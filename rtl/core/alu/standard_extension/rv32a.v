==> flow/design.v <==
module rv32a_atomic (
    input           iCLK,
    input   [31:0]  iIR,
    input   [31:0]  iALU_IN1,
    input   [31:0]  iALU_IN2,
    output  [4:0]   oRD,
    output  [4:0]   oRS1,
    output  [4:0]   oRS2,
    output  [31:0]  oALU_OUT,
    output          oRAM_CE,
    output          oRAM_RD,
    output          oRAM_WR,
    output  [7:0]   oRAM_ADDR,
    input   [31:0]  iRAM_DATA,
    output  [31:0]  oRAM_DATA
);
    reg rd_ram;
    wire            aq, rl;
    wire    [2:0]   func3;
    wire    [4:0]   func5;
    wire    [6:0]   func35;
    wire    [31:0]  alu_in1, alu_in2, alu_out;
    wire    [31:0]  ram_address, ram_data;
    assign oRD          = iIR[11:7];
    assign oRS1         = iIR[19:15];
    assign oRS2         = iIR[24:20];
    assign func3        = iIR[14:12];
    assign func5        = iIR[31:27];
    assign alu_in1      = iALU_IN1;
    assign alu_in2      = iALU_IN2;
    assign func35       = {func3, func5};
    assign ram_address  = alu_in1;
    assign oRAM_ADDR    = ram_address >> 2;
    assign ram_data     = iRAM_DATA;
    assign oRAM_WR      = 1'b1;
    assign oRAM_RD      = 1'b1;
    assign oRAM_CE      = 1'b1;
    reg     [31:0]  res_address;
    reg             reserved;
    always @(posedge iCLK) begin
        if (func5 == 5'h02) begin 
            res_address <= ram_address;
            reserved    <= 1'b1;
        end 
        else if (func5 == 5'h03) begin
            if (reserved && (res_address == ram_address)) begin
                reserved <= 1'b0;
            end
        end
    end
    assign alu_out      = (func35 == {3'h2, 5'h02}) ? ram_data                                              :        
                          (func35 == {3'h2, 5'h03}) ? ((reserved && (res_address == ram_address)) ? 0 : 1)  :        
                          (func35 == {3'h2, 5'h01}) ? ram_data                                              :        
                          (func35 == {3'h2, 5'h00}) ? ram_data + alu_in2                                    :        
                          (func35 == {3'h2, 5'h0C}) ? ram_data & alu_in2                                    :        
                          (func35 == {3'h2, 5'h0A}) ? ram_data | alu_in2                                    :        
                          (func35 == {3'h2, 5'h04}) ? ram_data ^ alu_in2                                    :        
                          (func35 == {3'h2, 5'h14}) ? (ram_data > alu_in2) ? ram_data : alu_in2             :        
                          (func35 == {3'h2, 5'h10}) ? (ram_data < alu_in2) ? ram_data : alu_in2             :        
                          32'h00000000;
    assign oRAM_DATA    = (rd_ram == 1'b1) ? alu_out                            : 
                          (reserved && (res_address == ram_address)) ? alu_in2  :
                          32'h00000000;
    assign oALU_OUT     = alu_out;
    always @(posedge iCLK) begin
        case (func5)
            5'h01, 5'h00, 5'h0C, 5'h0A, 5'h04, 5'h14, 5'h10: rd_ram = 1'b1;
            default: rd_ram = 1'b0;
        endcase
    end
endmodule
Tool chain data of rv32a_atomic
Tool output for the design above, in the order of the flow.
Line numbers count from 1 in the design file above.
Operators carry their Yosys type and port widths (W data, S select, Z words).
Cell names lack the library's common part.
{ "inputs": {"top_module": "rv32a_atomic", "clock": "iCLK", "library": "sky130hd", "pvt_corner": "tt_025C_1v80"} }

Word level
Counts by Yosys on the flattened word-level netlist (proc, flatten, opt, wreduce; memories kept). Register bits leave out memories and registers merged into their read ports (data or address); mux counts leave out enables and synchronous resets folded into registers. Print and check cells are left out. Cells with the same type and inputs are merged into one.
{ "word_totals": {"register_bits": 34, "latchBits": 0, "ramBits": 0, "romBits": 0, "clocked_rd_ports_x_width": 0, "mem_count": 0, "input_bits": 129, "out_inout_bits": 90, "elab_cells": 46} }
{ "op_classes": {"add_sub_neg": 1, "multipliers": 0, "div_mod_pow": 0, "cmp": 2, "eq_ne": 18, "shifts": 0, "muxes": 15, "logic": 3, "reduce_and_logical": 4} }
{ "ops": {"columns": ["operator", "count"], "rows": [
  ["$mux W32", 13],
  ["$eq A7 B7 Y1 const B", 9],
  ["$add A32 B32 Y32", 1],
  ["$gt A32 B32 Y1", 1],
  ["$lt A32 B32 Y1", 1],
  ["$eq A32 B32 Y1", 1],
  ["$and A32 B32 Y32", 1],
  ["$or A32 B32 Y32", 1],
  ["$xor A32 B32 Y32", 1],
  ["$eq A5 B2 Y1 const B", 2],
  ["$eq A5 B4 Y1 const B", 2],
  ["$eq A5 B5 Y1 const B", 2],
  ["$reduce_or A7 Y1", 1],
  ["$eq A5 B1 Y1 const B", 1],
  ["$eq A5 B3 Y1 const B", 1],
  ["$logic_not A5 Y1", 1],
  ["$reduce_and A2 Y1", 1],
  ["$mux W1", 2],
  ["$logic_and A1 B1 Y1", 1]
]} }

Depth
Yosys ltp: most cells in a row. Word level: on the elaborated netlist, between registers, memories and ports. Mapped: between sequential cells and ports; inverters and the memories' decode and read muxes count.
{ "depth": {"depth_word": 12, "ABC_AREA": 1, "depth_mapped": 25, "mapped_depth_nobuf": 23} }

After synthesis
The flow's flattened synthesis, as Yosys stat reports it; memories are mapped. The netlist is that of the ABC_AREA named above (0 if unset); the other value can give another one.
{ "types": {"columns": ["type", "count", "area_total_um2"], "rows": [
  ["nand2_1", 474, 1.78E+03],
  ["nand3_1", 243, 1.22E+03],
  ["ha_1", 96, 1.2E+03],
  ["edfxtp_1", 32, 960.922],
  ["inv_1", 215, 807.024],
  ["o21ai_0", 92, 460.442],
  ["a21oi_1", 52, 260.25],
  ["xor2_1", 29, 253.994],
  ["nor2_1", 58, 217.709],
  ["buf_4", 28, 210.202],
  ["and2_1", 27, 168.912],
  ["clkbuf_1", 34, 127.622],
  ["nand4_1", 20, 125.12],
  ["buf_2", 16, 80.077],
  ["or2_2", 12, 75.072],
  ["nand3b_1", 9, 67.565],
  ["xnor2_1", 7, 61.309],
  ["buf_6", 5, 56.304]
]} }
Not listed: further types 27, cells in them 88.
{ "synth_totals": {"cells": 1537, "area_um2": 8734.6, "seq_area_um2": 1001.0, "flip_flops": 34} }

Timing after synthesis
OpenSTA on the mapped netlist: ideal clock, no wires. The path of least setup slack (recovery checks aside). Input and output delay are each 20% of the period. Register names are those of the netlist, which keeps one name where synthesis merged equal registers.
{ "synth_path": {"kind": "input -> output", "from": "in iALU_IN2[28]", "to": "out oRAM_DATA[4]", "period_ps": 4850, "in_delay_ps": 970, "t_first_pin_ps": 970, "arrival_time_ps": 2992, "required_ps": 3880, "path_slack_ps": 888, "delay_ps": 2022, "path_stages": 21, "n_path_buf": 2, "period_less_setup_slack_ps": 3962} }
"delay_ps" is the arrival time less input delay plus setup time.
At an output port there is no setup time.
"path_stages" counts driving pins, that of a launching flip-flop among them; a cell with two outputs on the path counts twice.
"period_less_setup_slack_ps" = period - worst setup slack (recovery checks aside). The figure is calculated, with input and output delays left at 20% of the set period.
The rows between start and end are the longest chain of elaborated cells between them; the timing report does not say that the signal goes this way. Where chains are equally long, one stands for them.
A line is the first line of the expression or statement that the cell stems from. Yosys adds cells for indexed reads and writes and turns some case tables into memories.
{ "synth_between": {"path_cell_list": "inv_1 -> ha_1 -> inv_2 -> nand2_1 -> nor2_2 -> nand3_2 -> a21oi_1 -> nor2_4 -> nand2_4 -> buf_6 -> buf_6 -> nand3_1 -> nand3_1 -> nand2_1 -> nand2_1 -> nand2_1 -> nand3b_1 -> nand2_1 -> nand2_1 -> nand2_1 -> nand2_1", "elab_chain_cells": 12, "cone_cells": 14, "classes_between": "2 x compare; 12 x mux"} }
{ "synth_rtl": {"columns": ["item", "line_no", "rtl"], "rows": [
  ["start: declaration", 5, "input   [31:0]  iALU_IN2,"],
  ["$lt A32 B32 Y1", 59, "(func35 == {3'h2, 5'h10}) ? (ram_data < alu_in2) ? ram_data : alu_in2             :"],
  ["$mux W32 (2 in a row)", 59, null],
  ["$mux W32", 58, "(func35 == {3'h2, 5'h14}) ? (ram_data > alu_in2) ? ram_data : alu_in2             :"],
  ["$mux W32", 57, "(func35 == {3'h2, 5'h04}) ? ram_data ^ alu_in2                                    :"],
  ["$mux W32", 56, "(func35 == {3'h2, 5'h0A}) ? ram_data | alu_in2                                    :"],
  ["$mux W32", 55, "(func35 == {3'h2, 5'h0C}) ? ram_data & alu_in2                                    :"],
  ["$mux W32", 54, "(func35 == {3'h2, 5'h00}) ? ram_data + alu_in2                                    :"],
  ["$mux W32", 53, "(func35 == {3'h2, 5'h01}) ? ram_data                                              :"],
  ["$mux W32", 52, "(func35 == {3'h2, 5'h03}) ? ((reserved && (res_address == ram_address)) ? 0 : 1)  :"],
  ["$mux W32", 51, "assign alu_out      = (func35 == {3'h2, 5'h02}) ? ram_data                                              :"],
  ["$mux W32", 61, "assign oRAM_DATA    = (rd_ram == 1'b1) ? alu_out                            :"],
  ["end: declaration", 15, "output  [31:0]  oRAM_DATA"]
]} }
Nets of the timed path that keep an RTL name, with a line that drives or declares them; the list need not be complete.
{ "synth_nets": {"columns": ["net", "line_no"], "rows": [
  ["oALU_OUT[4]", 51]
]} }

Timing after layout
Path of least setup slack in the final report of flow run 2 (OpenROAD, finished layout, wires in). Where an end is a register, its clock arrival counts in the times.
The report prints the path's times to 10 ps; the period is as set.
{ "layout_path": {"kind": "input -> output", "from": "in iRAM_DATA[10]", "to": "out oALU_OUT[18]", "period_ps": 2920, "in_delay_ps": 580, "t_first_pin_ps": 580, "arrival_time_ps": 3270, "required_ps": 2340, "path_slack_ps": -930, "path_stages": 23, "n_path_buf": 5} }
The rows between start and end are the longest chain of elaborated cells between them; the timing report does not say that the signal goes this way. Where chains are equally long, one stands for them.
{ "layout_between": {"path_cell_list": "clkdlybuf4s15_2 -> inv_2 -> ha_4 -> nor2_4 -> nand2_1 -> nand3_2 -> a21oi_4 -> nand2_2 -> nand2_4 -> nand2_8 -> buf_12 -> buf_12 -> clkinvlp_4 -> buf_6 -> nand2_4 -> nand3_2 -> nand3b_1 -> nand2_1 -> nand2_1 -> nand2_1 -> nand3_2 -> and2_4 -> buf_6", "elab_chain_cells": 11, "cone_cells": 14, "classes_between": "1 x add/sub; 2 x compare; 11 x mux"} }
{ "layout_rtl": {"columns": ["item", "line_no", "rtl"], "rows": [
  ["start: declaration", 14, "input   [31:0]  iRAM_DATA,"],
  ["$lt A32 B32 Y1", 59, "(func35 == {3'h2, 5'h10}) ? (ram_data < alu_in2) ? ram_data : alu_in2             :"],
  ["$mux W32 (2 in a row)", 59, null],
  ["$mux W32", 58, "(func35 == {3'h2, 5'h14}) ? (ram_data > alu_in2) ? ram_data : alu_in2             :"],
  ["$mux W32", 57, "(func35 == {3'h2, 5'h04}) ? ram_data ^ alu_in2                                    :"],
  ["$mux W32", 56, "(func35 == {3'h2, 5'h0A}) ? ram_data | alu_in2                                    :"],
  ["$mux W32", 55, "(func35 == {3'h2, 5'h0C}) ? ram_data & alu_in2                                    :"],
  ["$mux W32", 54, "(func35 == {3'h2, 5'h00}) ? ram_data + alu_in2                                    :"],
  ["$mux W32", 53, "(func35 == {3'h2, 5'h01}) ? ram_data                                              :"],
  ["$mux W32", 52, "(func35 == {3'h2, 5'h03}) ? ((reserved && (res_address == ram_address)) ? 0 : 1)  :"],
  ["$mux W32", 51, "assign alu_out      = (func35 == {3'h2, 5'h02}) ? ram_data                                              :"],
  ["end: declaration", 9, "output  [31:0]  oALU_OUT,"]
]} }

Design rv32a_atomic on sky130hd. What follows are 2 stored runs of the flow, each under its own settings; their order means nothing. The constraints put input and output delay at 20% of the set period each and load the outputs with 0.01 pF.
By "period_less_ws_ps" is meant the clock period of the run minus its worst setup slack. This is arithmetic on one report: input and output delays are still those of the set period (20% each).
By "worst_path_allowed_less_slack_ps" is meant the share of the clock period that the worst setup path is allowed (20% is reserved at inputs, 20% at outputs), minus its slack. Clock arrival times at its registers enter into it.
"totalPower_w" is the tool's figure for a default switching activity; nothing was simulated.
"worst_path_allowed_less_slack_ps" is given in steps of 10 ps.
[
  {
    "run": "flow run 1",
    "settings": { "period_ns": 5.48, "CORE_UTILIZATION": 67, "PLACE_DENSITY": 0.87, "CORE_ASPECT_RATIO": 1.3, "ABC_AREA": 0, "GPL_ROUTABILITY_DRIVEN": 0, "CTS_CLUSTER_SIZE": 59, "CAP_MARGIN": 40, "CORE_MARGIN": 2, "SLEW_MARGIN": 20 },
    "outcome": "stopped before the end: placement reported DPL-0033"
  },
  {
    "run": "flow run 2",
    "settings": { "period_ns": 2.92, "CORE_UTILIZATION": 21, "SETUP_SLACK_MARGIN": -0.11, "PLACE_DENSITY_LB_ADDON": 0.21, "CORE_ASPECT_RATIO": 1.07, "CORE_MARGIN": 8, "CELL_PAD_IN_SITES_GLOBAL_PLACEMENT": 2, "CELL_PAD_IN_SITES_DETAIL_PLACEMENT": 1, "TNS_END_PERCENT": 50, "ABC_AREA": 1, "GPL_TIMING_DRIVEN": 1, "CTS_CLUSTER_DIAMETER": 267, "MIN_ROUTING_LAYER": "met2", "MAX_ROUTING_LAYER": "met4", "CAP_MARGIN": 20, "SLEW_MARGIN": 20 },
    "results": { "layout_utilization_pct": 38.3, "period_less_ws_ps": 3854, "tns_ps": -52221, "worst_path_allowed_less_slack_ps": 2690, "critical_path_kind": "input -> output", "final_hold_ws_ps": 467, "synthesis_area_um2": 8734.6, "post_route_stdcell_area_um2": 15776.4, "die_footprint_um2": 48378.8, "totalPower_w": 0.003407, "setup_ws_ps": -934 }
  }
]
